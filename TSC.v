==> flow/design.v <==
`timescale 1ns / 1ps
module TSC(
   input wire clk, reset,sel,en,
    output  [3:0] an,   
    output  [7:0] sseg  
   ); 
	wire [7:0] cw;
	wire [7:0] ccw;
	wire [7:0] cwsseg;
	wire [7:0] ccwsseg;
	clockwise cwise (.clk(clk),.reset(reset),.sseg(cwsseg),.an(cw),.en(en));
	cclockwise ccwise(.clk(clk),.reset(reset),.sseg(ccwsseg),.an(ccw),.en(en));
	directional_selector1 ds1(.sel(sel),.cw(cw),.ccw(ccw),.an(an));
	directional_selector2 ds2(.sel(sel),.cwsseg(cwsseg),.ccwsseg(ccwsseg),.sseg(sseg));
endmodule 
`timescale 1ns / 1ps
module cclockwise(
   input wire clk, reset,en,
    output reg [3:0] an,   
    output reg [7:0] sseg  
   );
   localparam N = 28;
   reg [N-1:0] q_reg;
   wire [N-1:0] q_next;
   always @(posedge clk, posedge reset)
      if (reset)
         q_reg <= 0;
      else if(en)
         q_reg <= q_next;
   assign q_next = q_reg + 1;
   always @*
      case (q_reg[N-1:N-3])
         3'b000:
            begin
               an =  4'b1110;
					sseg[7:0] = 8'b10011100; 
            end
         3'b001:
            begin
             an =  4'b1101;
             sseg[7:0] = 8'b10011100; 
            end
         3'b010:
            begin
               an =  4'b1011;
					sseg[7:0] = 8'b10011100; 
            end
				3'b011:
            begin
               an =  4'b0111;
					sseg[7:0] = 8'b10011100; 
            end
         3'b100:
            begin
               an =  4'b0111;
					sseg[7:0] = 8'b11100010; 
            end
         3'b101:
            begin
               an =  4'b1011;
					sseg[7:0] = 8'b11100010; 
            end
				3'b110:
            begin
               an =  4'b1101;
					sseg[7:0] = 8'b11100010; 
            end
         default:
            begin
               an =  4'b1110;
					sseg[7:0] = 8'b11100010; 
            end
       endcase
endmodule 
`timescale 1ns / 1ps
module directional_selector1(
			input wire [7:0] cw,
			input wire [7:0] ccw,
			input wire  sel,
			output wire [7:0] an
    );
		assign an = (sel)? cw: ccw;
endmodule 
`timescale 1ns / 1ps
module directional_selector2(
			input wire [7:0] cwsseg,
			input wire [7:0] ccwsseg,
			input wire  sel,
			output wire [7:0] sseg
    );
		assign sseg = (sel)? cwsseg: ccwsseg;
endmodule 
`timescale 1ns / 1ps
module clockwise(
   input wire clk, reset,en,
    output reg [3:0] an,   
    output reg [7:0] sseg  
   );
   localparam N = 28;
   reg [N-1:0] q_reg;
   wire [N-1:0] q_next;
   always @(posedge clk, posedge reset)
      if (reset)
         q_reg <= 0;
      else if(en)
         q_reg <= q_next;
   assign q_next = q_reg + 1;
   always @*
      case (q_reg[N-1:N-3])
         3'b000:
            begin
               an =  4'b0111;
					sseg[7:0] = 8'b10011100; 
            end
         3'b001:
            begin
             an =  4'b1011;
             sseg[7:0] = 8'b10011100; 
            end
         3'b010:
            begin
               an =  4'b1101;
					sseg[7:0] = 8'b10011100; 
            end
				3'b011:
            begin
               an =  4'b1110;
					sseg[7:0] = 8'b10011100; 
            end
         3'b100:
            begin
               an =  4'b1110;
					sseg[7:0] = 8'b11100010; 
            end
         3'b101:
            begin
               an =  4'b1101;
					sseg[7:0] = 8'b11100010; 
            end
				3'b110:
            begin
               an =  4'b1011;
					sseg[7:0] = 8'b11100010; 
            end
         default:
            begin
               an =  4'b0111;
					sseg[7:0] = 8'b11100010; 
            end
       endcase
endmodule 
# == Tool chain data of TSC ==
# What the tools print for TSC, step after step.
# Line numbers count from 1 in the design file above.
# Operators: Yosys type, input widths -> output width; for muxes data width and select width s.
# Library cell names are shortened.
# A cell with -- has no value.
# setup
design,TSC
clk_port,clk
cell_library,sky130hd
pvt_corner,tt_025C_1v80

# == Word-level counts ==
# Yosys after proc, flatten, opt, wreduce and memory -nomap, before mapping. Enables and synchronous resets that opt folds into registers are not counted as muxes. Memory bits, and registers merged into a memory's read port (data or address), are not among the register bits. Print and check cells are not counted. Equal cells are merged and count once.
# classes
addsub,2
multipliers,0
div,0
cmp,0
equal,12
n_shift,0
n_mux,6
logic,0
reduce_logical,10
# ops
operator,count
$add 28x1->28 const B,2
$pmux 4 s3,2
$mux 7,3
$eq 3x3->1 const B,6
$reduce_or 2->1,6
$eq 3x2->1 const B,4
$reduce_or 4->1,2
$eq 3x1->1 const B,2
$logic_not 3->1,2
$mux 4,1
# bits
reg_bits,56
latchBits,0
mem_bits_rw,0
romBits,0
clocked_rd_ports_x_width,0
mem_count,0
inputBits,4
out_inout_bits,12
elab_cells,32

# == Logic depth ==
# Yosys ltp: most cells in a row. Word level: on the elaborated netlist, between registers, memories and ports. Mapped: between sequential cells and ports; inverters and the memories' decode and read muxes count.
# depth
ltp_word,4
ABC_AREA,0
depth_mapped,5
depth_no_buf,5

# == After synthesis ==
# Yosys stat after the flow's synthesis: flattened, memories mapped to cells. It holds for the ABC_AREA given above (unset counts as 0); a run with the other value may have another netlist.
# synth_totals
cells,243
area_um2,2720.1
flip_flops,56
buffers,14
# by_type
cell,count,type_area_um2
dfrtp_1,56,1.4E+03
xnor2_1,43,376.611
nand3_1,23,115.11
xor2_1,11,96.342
nand4_1,15,93.84
nor4_4,4,85.082
nand2_1,17,63.811
and4_1,6,52.55
buf_4,7,52.55
mux2i_1,4,40.038
and3_1,6,37.536
mux2_2,3,33.782
clkbuf_1,7,26.275
nor2_1,7,26.275
ha_1,2,25.024
inv_1,6,22.522
nand4_4,1,21.27
a21oi_1,4,20.019
# Not listed: further types 11, cells in them 21.
# By module: a second synthesis without flattening, with its own total; a netlist apart from the flattened one above.
# unflattened
hier_cells,284
area_unflattened_um2,3114.2
# Each row is one instance without its submodules.
# modules
module,n_inst,cells,area_um2,mod_seq_area_um2
clockwise,1,133,1426.4,700.7
cclockwise,1,132,1421.4,700.7
directional_selector1,1,9,131.4,0.0
directional_selector2,1,9,131.4,0.0
TSC,1,1,3.8,0.0

# == Worst setup path after synthesis ==
# Path of least setup slack by OpenSTA after synthesis, without wires, with an ideal clock, recovery checks aside; 20% of the period is set as input and as output delay. Where synthesis merged equal registers, the netlist keeps one of their names.
# synth_path
kind,input to output
start,in sel
end,out sseg[5]
tclk_ns,3.73
input_delay_ns,0.746
output_delay_ns,0.746
arrival_ns,1.755
required_time_ns,2.984
path_slack_ns,1.229
delay_ns,1.009
driving_pins,4
n_path_buf,2
period_less_setup_slack_ns,2.501
# "delay_ns" is the arrival time less input delay plus setup time.
# At an output port there is no setup time.
# "driving_pins" counts driving pins, that of a launching flip-flop among them; a cell with two outputs on the path counts twice.
# "period_less_setup_slack_ns" = period - worst setup slack (recovery checks aside). The figure is calculated, with input and output delays left at 20% of the set period.
# The rows between start and end are the longest chain of elaborated cells between them; the timing report does not say that the signal goes this way. Where chains are equally long, one stands for them.
# Each line given opens the expression or statement behind the cell; cells for indexed reads and writes are added by Yosys, which also makes memories of some case tables.
# synth_between
path_cell_list,clkbuf_1 > mux2i_1 > inv_1 > buf_4
elab_chain_len,1
cells_between,1
# synth_rtl
element,line,text
start: declaration,3,"input wire clk, reset,sel,en,"
$mux 7,91,assign sseg = (sel)? cwsseg: ccwsseg;
end: declaration,5,output  [7:0] sseg
# Nets of the timed path that keep an RTL name, with a line that drives or declares them; the list need not be complete.
# synth_nets
net,line
sseg[2],91
sseg[1],91

# == Worst path after layout ==
# From the final timing report of flow run 1: the path of least setup slack in the routed layout; clock arrival at registers is part of the times.
# layout_path
kind,register to output
start,reg ccwise.q_reg[25]
end,out an[0]
tclk_ns,2.2
output_delay_ns,0.44
arrival_ns,1.67
required_time_ns,1.76
path_slack_ns,0.09
driving_pins,5
n_path_buf,1
# The rows between start and end are the longest chain of elaborated cells between them; the timing report does not say that the signal goes this way. Where chains are equally long, one stands for them.
# layout_between
path_cell_list,dfrtp_1 > or3_1 > a21oi_1 > a21oi_1 > dlygate4sd2_1
elab_chain_len,4
cells_between,11
# layout_rtl
element,line,text
start: declaration,23,reg [N-1:0] q_reg;
start: assignment,27,q_reg <= 0;
start: assignment,29,q_reg <= q_next;
$eq 3x3->1,32,case (q_reg[N-1:N-3])
$reduce_or 2->1,--,
$pmux 4 s3,32,
$mux 4,82,assign an = (sel)? cw: ccw;
end: declaration,4,"output  [3:0] an,"

Hand-over note for TSC

2 stored runs of TSC in the flow (synthesis by Yosys, layout by OpenROAD, sky130hd cells), in arbitrary order. Constraints: input delay and output delay 20% of the set period each, output load 0.01 pF.
By "achievedPeriod_ns" is meant the clock period of the run minus its worst setup slack. This is arithmetic on one report: input and output delays are still those of the set period (20% each).
"worst_path_time_ns" = time allowed to the worst setup path (clock period - input delay - output delay, where it has them) - its slack; a late launch clock adds to it, a late capture clock takes from it.
"fin_power_uw" is the tool's figure for a default switching activity; nothing was simulated.

Flow run 1, flow files:
==> flow/run.sh <==
#!/bin/bash
# the make line also repeats the synthesis and layout settings of config.mk as NAME=value (left out here)
make -C /OpenROAD-flow-scripts/flow DESIGN_CONFIG=/design/flow/config.mk WORK_HOME=/design/flow/orfs CLKGATE_MAP_FILE= finish
==> flow/config.mk <==
export PLATFORM = sky130hd
export DESIGN_NAME = TSC
export DESIGN_NICKNAME = TSC
export VERILOG_FILES = /design/flow/design.v
export SDC_FILE = /design/flow/constraint.sdc
export NUM_CORES = 4
export LEC_CHECK = 0
export CAP_MARGIN = 5
export CELL_PAD_IN_SITES_GLOBAL_PLACEMENT = 0
export CORE_MARGIN = 2
export CORE_UTILIZATION = 27
export GPL_ROUTABILITY_DRIVEN = 0
export PLACE_DENSITY = 0.9
export SETUP_SLACK_MARGIN = -0.08
export SLEW_MARGIN = 20
==> flow/constraint.sdc <==
create_clock -name core_clock -period 2.2 [get_ports {clk}]
set_input_delay 0.4400 -clock core_clock [delete_from_list [all_inputs] [get_ports {clk}]]
set_output_delay 0.4400 -clock core_clock [all_outputs]
set_load 0.01 [all_outputs]

==> results of flow run 1, as CSV <==
result,value
layout_utilization_pct,32.3
yosys.chip_area_um2,2720.1
final_die_area_um2,10893.1
finalCellArea_um2,3158.0
worst_path_time_ns,1.67
worst_path_kind,"register to output"
worstSetupSlack_ns,0.092
achievedPeriod_ns,2.108
tns_setup_ns,0.000
fin_power_uw,2203

Flow run 2, flow files:
==> flow/run.sh <==
#!/bin/bash
# the make line also repeats the synthesis and layout settings of config.mk as NAME=value (left out here)
make -C /OpenROAD-flow-scripts/flow DESIGN_CONFIG=/design/flow/config.mk WORK_HOME=/design/flow/orfs CLKGATE_MAP_FILE= finish
==> flow/config.mk <==
export PLATFORM = sky130hd
export DESIGN_NAME = TSC
export DESIGN_NICKNAME = TSC
export VERILOG_FILES = /design/flow/design.v
export SDC_FILE = /design/flow/constraint.sdc
export NUM_CORES = 4
export LEC_CHECK = 0
export ABC_AREA = 0
export CAP_MARGIN = 5
export CELL_PAD_IN_SITES_DETAIL_PLACEMENT = 2
export CORE_MARGIN = 2
export CORE_UTILIZATION = 38
export GPL_ROUTABILITY_DRIVEN = 0
export GPL_TIMING_DRIVEN = 1
export HOLD_SLACK_MARGIN = 0.01
export PLACE_DENSITY_LB_ADDON = 0.08
export SETUP_SLACK_MARGIN = 0.23
export SLEW_MARGIN = 20
export TNS_END_PERCENT = 100
==> flow/constraint.sdc <==
create_clock -name core_clock -period 2.85 [get_ports {clk}]
set_input_delay 0.5700 -clock core_clock [delete_from_list [all_inputs] [get_ports {clk}]]
set_output_delay 0.5700 -clock core_clock [all_outputs]
set_load 0.01 [all_outputs]

==> results of flow run 2, as CSV <==
result,value
final_die_area_um2,7850.9
fin_power_uw,1712
finalCellArea_um2,3014.1
worst_path_time_ns,1.43
worst_path_kind,"input to output"
yosys.chip_area_um2,2720.1
tns_setup_ns,0.000
worstSetupSlack_ns,0.284
layout_utilization_pct,43.9
achievedPeriod_ns,2.566

End of note.
